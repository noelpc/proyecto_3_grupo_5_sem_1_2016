==> flow/design.v <==
`timescale 1ns / 1ps
module Data_Register(
	 input wire clk,
	 input wire reset,
	 input wire [8:0] en,
    input wire [7:0] data_in,
    output wire [71:0] data_out
    );
wire [7:0] data_out_date_day;
reg_data date_day_reg (
    .data_in(data_in), 
    .clk(clk), 
    .en(en[0]), 
    .reset(reset), 
    .data_out(data_out_date_day)
    );
wire [7:0] data_out_date_month;
reg_data date_month_reg (
    .data_in(data_in), 
    .clk(clk), 
    .en(en[1]), 
    .reset(reset), 
    .data_out(data_out_date_month)
    );
wire [7:0] data_out_date_year;
reg_data date_year_reg (
    .data_in(data_in), 
    .clk(clk), 
    .en(en[2]), 
    .reset(reset), 
    .data_out(data_out_date_year)
    );
wire [7:0] data_out_hour_hour;
reg_data hour_hour_reg (
    .data_in(data_in), 
    .clk(clk), 
    .en(en[3]), 
    .reset(reset), 
    .data_out(data_out_hour_hour)
    );
wire [7:0] data_out_hour_min;
reg_data hour_min_reg (
    .data_in(data_in), 
    .clk(clk), 
    .en(en[4]), 
    .reset(reset), 
    .data_out(data_out_hour_min)
    );
wire [7:0] data_out_hour_sec;
reg_data hour_sec_reg (
    .data_in(data_in), 
    .clk(clk), 
    .en(en[5]), 
    .reset(reset), 
    .data_out(data_out_hour_sec)
    );
wire [7:0] data_out_cron_hour;
reg_data cron_hour_reg (
    .data_in(data_in), 
    .clk(clk), 
    .en(en[6]), 
    .reset(reset), 
    .data_out(data_out_cron_hour)
    );
wire [7:0] data_out_cron_min;
reg_data cron_min_reg (
    .data_in(data_in), 
    .clk(clk), 
    .en(en[7]), 
    .reset(reset), 
    .data_out(data_out_cron_min)
    );
wire [7:0] data_out_cron_sec;
reg_data cron_sec_reg (
    .data_in(data_in), 
    .clk(clk), 
    .en(en[8]), 
    .reset(reset), 
    .data_out(data_out_cron_sec)
    );
assign data_out[7:0] = data_out_date_day;
assign data_out[15:8] = data_out_date_month;
assign data_out[23:16] = data_out_date_year;
assign data_out[31:24] = data_out_hour_hour;
assign data_out[39:32] = data_out_hour_min;
assign data_out[47:40] = data_out_hour_sec;
assign data_out[55:48] = data_out_cron_hour;
assign data_out[63:56] = data_out_cron_min;
assign data_out[71:64] = data_out_cron_sec;
endmodule
`timescale 1ns / 1ps
module reg_data(
    input wire [7:0] data_in,
    input wire clk,
	 input wire en,
    input wire reset,
    output wire [7:0] data_out
    );
reg [7:0] data_next;
always @(posedge clk or posedge reset)
	begin
		if (reset) data_next <= 8'b0;
		else if (en) data_next <= data_in;
		else data_next <= data_next;
	end
assign data_out = data_next;
endmodule
# From RTL to reports: Data_Register
# The steps from the RTL of Data_Register to its reports follow in flow order.
# Lines are those of the file above, counted from 1.
# Cell names lack the library's common part.
# The mark - stands for no value.
dict set report inputs {
  top_module {Data_Register}
  clk_port {clk}
  cell_library {sky130hd}
  pvt_corner {tt_025C_1v80}
}

# Word level
# Yosys after proc, flatten, opt, wreduce and memory -nomap, before mapping. Enables and synchronous resets that opt folds into registers are not counted as muxes. Memory bits, and registers merged into a memory's read port (data or address), are not among the register bits. Print and check cells are not counted. Equal cells are merged and count once.
dict set report bits {
  input_bits 19
  register_bits 72
}

# Logic depth
# Depth = most cells in a row (Yosys ltp): at word level without a register or memory, in the mapped netlist without a sequential cell, where the memories' decode and read muxes count.
dict set report depth {
  word_depth 0
  ABC_AREA 1
  depth_mapped 4
}

# Mapped cells and area
# Source: synth_stat.txt of the flow (Yosys; design flattened, memories mapped). It holds for the ABC_AREA given above (unset counts as 0); a run with the other value may have another netlist.
# The area totals of this step are shown rounded.
dict set report synth_totals {
  mapped_area_um2 2791
  cell_count 315
  flip_flops 72
  n_buf 17
}
# cell n area_total_um2
set by_type {}
lappend by_type {dfrtp_1 72 1.8E+03}
lappend by_type {nand2_1 216 810.778}
lappend by_type {buf_6 9 101.347}
lappend by_type {clkbuf_2 8 40.038}
lappend by_type {inv_2 9 33.782}
lappend by_type {inv_1 1 3.754}

# Worst setup path after synthesis
# OpenSTA on the mapped netlist: ideal clock, no wires. The path of least setup slack (recovery checks aside). Input and output delay are each 20% of the period. Register names are those of the netlist, which keeps one name where synthesis merged equal registers.
dict set report synth_path {
  path_type {reg2reg}
  startpoint {register (no name shown)}
  endpoint {register cron_hour_reg.data_next[0]}
  arrival_ps 499
  setup_time_ps 117
  slack_ps 107
  tclk_ps 722
  delay_ps 616
  n_path_buf 0
  driving_pins 3
  synth_period_reached_ps 615
}
# "delay_ps" = arrival - input delay + setup time.
# "driving_pins" counts driving pins, that of a launching flip-flop among them; a cell with two outputs on the path counts twice.
# "synth_period_reached_ps" = period - worst setup slack (recovery checks aside). The figure is calculated, with input and output delays left at 20% of the set period.
# A register here has more assigning lines than the two given.
dict set report synth_between {
  cell_sequence {dfrtp_1 > nand2_1 > nand2_1}
}
# item line
set synth_lines {}
lappend synth_lines {{end: assignment} 103} ;# else if (en) data_next <= data_in;
lappend synth_lines {{end: assignment} 104} ;# else data_next <= data_next;
lappend synth_lines {{end: declaration} 99} ;# reg [7:0] data_next;
# No chain of elaborated cells between the ends is given.

# Path in the finished layout
# Path of least setup slack in the final report of record 1 (OpenROAD, finished layout, wires in). Where an end is a register, its clock arrival counts in the times.
# The report prints the path's times to 10 ps; the period is as set.
dict set report layout_path {
  path_type {reg2out}
  startpoint {register date_year_reg.data_next[2]}
  endpoint {output port data_out[18]}
  arrival_ps 1030
  tclk_ps 1580
  driving_pins 2
  n_path_buf 1
  slack_ps 240
}
# A register here has more assigning lines than the two given.
dict set report layout_between {
  cell_sequence {dfrtp_1 > dlygate4sd2_1}
  elab_chain_cells 0
  cells_between 0
  cone_lines 0
}
# item line
set layout_lines {}
lappend layout_lines {{start: declaration} 99} ;# reg [7:0] data_next;
lappend layout_lines {{start: assignment} 103} ;# else if (en) data_next <= data_in;
lappend layout_lines {{start: assignment} 104} ;# else data_next <= data_next;
lappend layout_lines {{end: declaration} 7} ;# output wire [71:0] data_out

Subject: flow runs of Data_Register

Hi,

Measured results for Data_Register: 2 stored runs of the Yosys and OpenROAD flow on sky130hd. The settings differ; the order carries no meaning. The constraints put input and output delay at 20% of the set period each and load the outputs with 0.01 pF.
"achieved_period_ps" means the clock period less the worst setup slack. The figure is calculated, with input and output delays left at 20% of the set period.
By "totalPower_mw" is meant OpenSTA's value without simulated activity: inputs other than the clock are taken to toggle once in ten clock periods, and the tool carries that through the logic.
Values from the reports are rounded here.

[flow] record 1: files
==> flow/run.sh <==
#!/bin/bash
# the make line also repeats the synthesis and layout settings of config.mk as NAME=value (left out here)
make -C /OpenROAD-flow-scripts/flow DESIGN_CONFIG=/design/flow/config.mk WORK_HOME=/design/flow/orfs CLKGATE_MAP_FILE= finish
==> flow/config.mk <==
export PLATFORM = sky130hd
export DESIGN_NAME = Data_Register
export DESIGN_NICKNAME = Data_Register
export VERILOG_FILES = /design/flow/design.v
export SDC_FILE = /design/flow/constraint.sdc
export NUM_CORES = 4
export LEC_CHECK = 0
export ABC_AREA = 1
export CAP_MARGIN = 20
export CORE_ASPECT_RATIO = 1.18
export CORE_MARGIN = 2
export CORE_UTILIZATION = 38
export CTS_CLUSTER_DIAMETER = 245
export CTS_CLUSTER_SIZE = 86
export GPL_ROUTABILITY_DRIVEN = 1
export MAX_ROUTING_LAYER = met4
export PLACE_DENSITY = 0.53
export SETUP_SLACK_MARGIN = 0.15
export SLEW_MARGIN = 15
==> flow/constraint.sdc <==
create_clock -name core_clock -period 1.58 [get_ports {clk}]
set_input_delay 0.3160 -clock core_clock [delete_from_list [all_inputs] [get_ports {clk}]]
set_output_delay 0.3160 -clock core_clock [all_outputs]
set_load 0.01 [all_outputs]

[flow] record 1: metrics
[metrics] finalUtil_frac = 0.555
[metrics] layout_stdcell_area_um2 = 3894
[metrics] totalPower_mw = 4.173
[metrics] timing.setup.ws_ps = 238
[metrics] design.die.area_um2 = 8050
[metrics] achieved_period_ps = 1342
[metrics] setupTns_ps = 0
[metrics] ys_area_um2 = 2791

[flow] record 2: files
==> flow/run.sh <==
#!/bin/bash
# the make line also repeats the synthesis and layout settings of config.mk as NAME=value (left out here)
make -C /OpenROAD-flow-scripts/flow DESIGN_CONFIG=/design/flow/config.mk WORK_HOME=/design/flow/orfs CLKGATE_MAP_FILE= finish
==> flow/config.mk <==
export PLATFORM = sky130hd
export DESIGN_NAME = Data_Register
export DESIGN_NICKNAME = Data_Register
export VERILOG_FILES = /design/flow/design.v
export SDC_FILE = /design/flow/constraint.sdc
export NUM_CORES = 4
export LEC_CHECK = 0
export ABC_AREA = 0
export CAP_MARGIN = 20
export CORE_MARGIN = 2
export CORE_UTILIZATION = 25
export CTS_CLUSTER_DIAMETER = 35
export CTS_CLUSTER_SIZE = 85
export HOLD_SLACK_MARGIN = 0.07
export MIN_ROUTING_LAYER = met1
export PLACE_DENSITY = 0.93
export SETUP_SLACK_MARGIN = 0.12
export SLEW_MARGIN = 20
export TNS_END_PERCENT = 70
==> flow/constraint.sdc <==
create_clock -name core_clock -period 1.3 [get_ports {clk}]
set_input_delay 0.2600 -clock core_clock [delete_from_list [all_inputs] [get_ports {clk}]]
set_output_delay 0.2600 -clock core_clock [all_outputs]
set_load 0.01 [all_outputs]

[flow] record 2: metrics
[metrics] layout_stdcell_area_um2 = 4428
[metrics] achieved_period_ps = 1204
[metrics] ys_area_um2 = 2988
[metrics] totalPower_mw = 6.761
[metrics] finalUtil_frac = 0.383
[metrics] design.die.area_um2 = 12840
[metrics] setupTns_ps = 0
[metrics] timing.setup.ws_ps = 96

Regards

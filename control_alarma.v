==> flow/design.v <==
`timescale 1ns / 1ps
module control_alarma(
input [7:0] en_sav_swr,
input [7:0] dataWr,
input [7:0] dataRd,
input [7:0] en_rd,
input reset,
input clk,
input en,
output reg alarma,
output reg [7:0] data_vga
    );
reg [7:0]seg_timerW;
reg [7:0]min_timerW;
reg [7:0]hour_timerW;
reg [7:0]seg_timerR;
reg [7:0]min_timerR;
reg [7:0]hour_timerR;
always@(posedge clk) begin
if(reset) begin seg_timer <=0; min_timer<=0; hour_timer <=0;end
else if(en_sav_swr==8'h43) begin hour_timerW<=dataWr;end
else if(en_sav_swr==8'h42) begin min_timerW<=dataWr;end
else if(en_sav_swr==8'h41) begin seg_timerW<=dataWr;end
else begin seg_timerW <=seg_timerW; min_timerW <=min_timerW; hour_timerW <=hour_timerW;end
end
always@(posedge clk)begin
if(reset) begin seg_timer <=0; min_timer<=0; hour_timer <=0;end
else if(en_rd==8'h43) begin hour_timerR<=dataRr;end
else if(en_rd==8'h42) begin min_timerR<=dataRr;end
else if(en_rd==8'h41) begin seg_timerR<=dataRr;end
else begin seg_timerR <=seg_timerR; min_timerR <=min_timerR; hour_timerR <=hour_timerR;end
end
always@(posedge clk)begin
	if(en)
	case(en_rd) 
		8'h43: data_vga = hour_timerR - hour_timerW;
		8'h42: data_vga= min_timerR - min_timerW;
		8'h41: data_vga= seg_timerR- seg_timerW;
		default: data_vga<= dataRd;
		endcase
end
endmodule
# Tool chain data of control_alarma
# The steps from the RTL of control_alarma to its reports follow in flow order.
# Lines are those of the file above, counted from 1.
# Cell names lack the library's common part.
# A cell with - has no value.
dict set report design {
  top {control_alarma}
  clk_port {clk}
  library {sky130hd}
  corner {tt_025C_1v80}
}

# Elaborated design
# Yosys after proc, flatten, opt, wreduce and memory -nomap, before mapping. Enables and synchronous resets that opt folds into registers are not counted as muxes. Memory bits, and registers merged into a memory's read port (data or address), are not among the register bits. Print and check cells are not counted. Equal cells are merged and count once.
dict set report word_totals {
  wordCells 28
  input_bits 35
  regBits 35
}
dict set report op_classes {
  logic 5
  mux 1
  n_reduce_logical 6
  addsub 3
  n_eq 6
}
# op n
set ops {}
lappend ops {{8-bit by 7-bit equality test with 1-bit output (second input constant)} 6}
lappend ops {{1-bit by 8-bit subtractor with 8-bit output} 3}
lappend ops {{8-bit case mux with 3-bit select} 1}
lappend ops {{4-bit AND reduction} 2}
lappend ops {{3-bit AND reduction} 2}
lappend ops {{1-bit inverter} 5}
lappend ops {{2-bit AND reduction} 2}

# Logic depth
# Longest topological path by Yosys (ltp), each cell counted once; first at word level (registers and memories cut), then after technology mapping (sequential cells cut; the memories' decode and read muxes count).
dict set report depth {
  word_depth 3
  ABC_AREA 0
  depth_mapped 4
}

# Synthesis result
# Source: synth_stat.txt of the flow (Yosys; design flattened, memories mapped). It holds for the ABC_AREA given above (unset counts as 0); a run with the other value may have another netlist.
dict set report synth_totals {
  n_buf 6
  seqArea_um2 870.8
  cells 94
  flip_flops 29
  mapped_area_um2 1296.2
}
# cell_type n area_total_um2
set by_type {}
lappend by_type {edfxtp_1 29 870.835}
lappend by_type {nand3_1 15 75.072}
lappend by_type {mux2i_1 7 70.067}
lappend by_type {a32oi_1 7 61.309}
lappend by_type {nor3b_1 8 60.058}
lappend by_type {o21ai_1 7 35.034}
lappend by_type {buf_2 4 20.019}
lappend by_type {nor2_1 4 15.014}
lappend by_type {nor4b_2 1 15.014}
lappend by_type {o31ai_2 1 12.512}
lappend by_type {nor3_1 2 10.01}
lappend by_type {or4b_1 1 10.01}
lappend by_type {nor4b_1 1 8.758}
lappend by_type {buf_4 1 7.507}
lappend by_type {inv_1 2 7.507}
lappend by_type {or2_2 1 6.256}
lappend by_type {clkbuf_1 1 3.754}
lappend by_type {conb_1 1 3.754}
lappend by_type {nand2_1 1 3.754}

# Worst setup path after synthesis
# Path of least setup slack by OpenSTA after synthesis, without wires, with an ideal clock, recovery checks aside; 20% of the period is set as input and as output delay. Where synthesis merged equal registers, the netlist keeps one of their names.
dict set report synth_path {
  path_type {input port to flip-flop}
  from {input port en_sav_swr[4]}
  to {register min_timerW[1]}
  in_delay_ns 0.416
  setup_slack_ns 0.320
  t_first_pin_ns 0.416
  t_required_ns 1.700
  stages 3
  arrival_time_ns 1.380
  tclk_ns 2.08
  path_delay_ns 1.344
  setup_time_ns 0.380
  period_less_setup_slack_ns 1.76
}
# "path_delay_ns" = arrival - input delay + setup time.
# "stages": output pins that drive a net of the path, with the launching flip-flop's if there is one; two outputs of one cell count as two.
# "period_less_setup_slack_ns" is the clock period less the worst setup slack; recovery checks do not enter. This is arithmetic on one report: input and output delays are still those of the set period (20% each).
# The rows between start and end are the longest chain of elaborated cells between them; the timing report does not say that the signal goes this way. Where chains are equally long, one stands for them.
# Each line given opens the expression or statement behind the cell; cells for indexed reads and writes are added by Yosys, which also makes memories of some case tables.
dict set report synth_between {
  cell_sequence {nor4b_1 -> nand2_1 -> nor3_1}
  elab_chain_len 3
}
# element line
set synth_rtl {}
lappend synth_rtl {{start, declared} 3} ;# input [7:0] en_sav_swr,
lappend synth_rtl {{8-bit by 7-bit equality test with 1-bit output} 21} ;# else if(en_sav_swr==8'h43) begin hour_timerW<=dataWr;end
lappend synth_rtl {{1-bit inverter} -}
lappend synth_rtl {{3-bit AND reduction} -}
lappend synth_rtl {{end, assigned} 22} ;# else if(en_sav_swr==8'h42) begin min_timerW<=dataWr;end
lappend synth_rtl {{end, assigned} 24} ;# else begin seg_timerW <=seg_timerW; min_timerW <=min_timerW; hour_timerW <=hour_timerW;end
lappend synth_rtl {{end, declared} 14} ;# reg [7:0]min_timerW;

# Worst path after layout
# Path of least setup slack in the final report of record 1 (OpenROAD, finished layout, wires in). Where an end is a register, its clock arrival counts in the times.
dict set report layout_path {
  path_type {input port to flip-flop}
  from {input port en_rd[5]}
  to {register data_vga[5]}
  setup_slack_ns 0.89
  t_first_pin_ns 0.56
  in_delay_ns 0.56
  t_required_ns 2.88
  stages 4
  arrival_time_ns 1.99
  tclk_ns 2.81
  setup_time_ns 0.25
}
# The rows between start and end are the longest chain of elaborated cells between them; the timing report does not say that the signal goes this way. Where chains are equally long, one stands for them.
# A register here has more assigning lines than the two given.
dict set report layout_between {
  cell_sequence {clkdlybuf4s50_1 -> or4b_1 -> o21ai_1 -> nand3_1}
  elab_chain_len 2
}
# element line
set layout_rtl {}
lappend layout_rtl {{start, declared} 6} ;# input [7:0] en_rd,
lappend layout_rtl {{8-bit by 7-bit equality test with 1-bit output} 35} ;# case(en_rd)
lappend layout_rtl {{8-bit case mux with 3-bit select} 35}
lappend layout_rtl {{end, assigned} 36} ;# 8'h43: data_vga = hour_timerR - hour_timerW;
lappend layout_rtl {{end, assigned} 37} ;# 8'h42: data_vga= min_timerR - min_timerW;
lappend layout_rtl {{end, declared} 11} ;# output reg [7:0] data_vga

# Design control_alarma on sky130hd. What follows are 2 stored runs of the flow, each under its own settings; their order means nothing. The constraints put input and output delay at 20% of the set period each and load the outputs with 0.01 pF.
# "clock_period_reached_ns" = clock period - worst setup slack. The figure is calculated, with input and output delays left at 20% of the set period.
run="record 1" settings period_ns=2.81 CAP_MARGIN=20 CORE_MARGIN=2 CORE_UTILIZATION=40 SLEW_MARGIN=20
run="record 1" results timing.setup.ws_ns=0.891 synthesis_area_um2=1296.2 die_area_um2=3711.9 tns_setup_ns=0.000 layout_utilization_pct=60.1 clock_period_reached_ns=1.919 final_hold_ws_ns=0.692
run="record 2" settings period_ns=2.84 CORE_UTILIZATION=50 SETUP_SLACK_MARGIN=0.05 PLACE_DENSITY_LB_ADDON=0.04 CORE_MARGIN=9 CELL_PAD_IN_SITES_DETAIL_PLACEMENT=2 ABC_AREA=0 CTS_CLUSTER_SIZE=37 CAP_MARGIN=20 SLEW_MARGIN=0
run="record 2" outcome="no final report: placement broke off with DPL-0033"
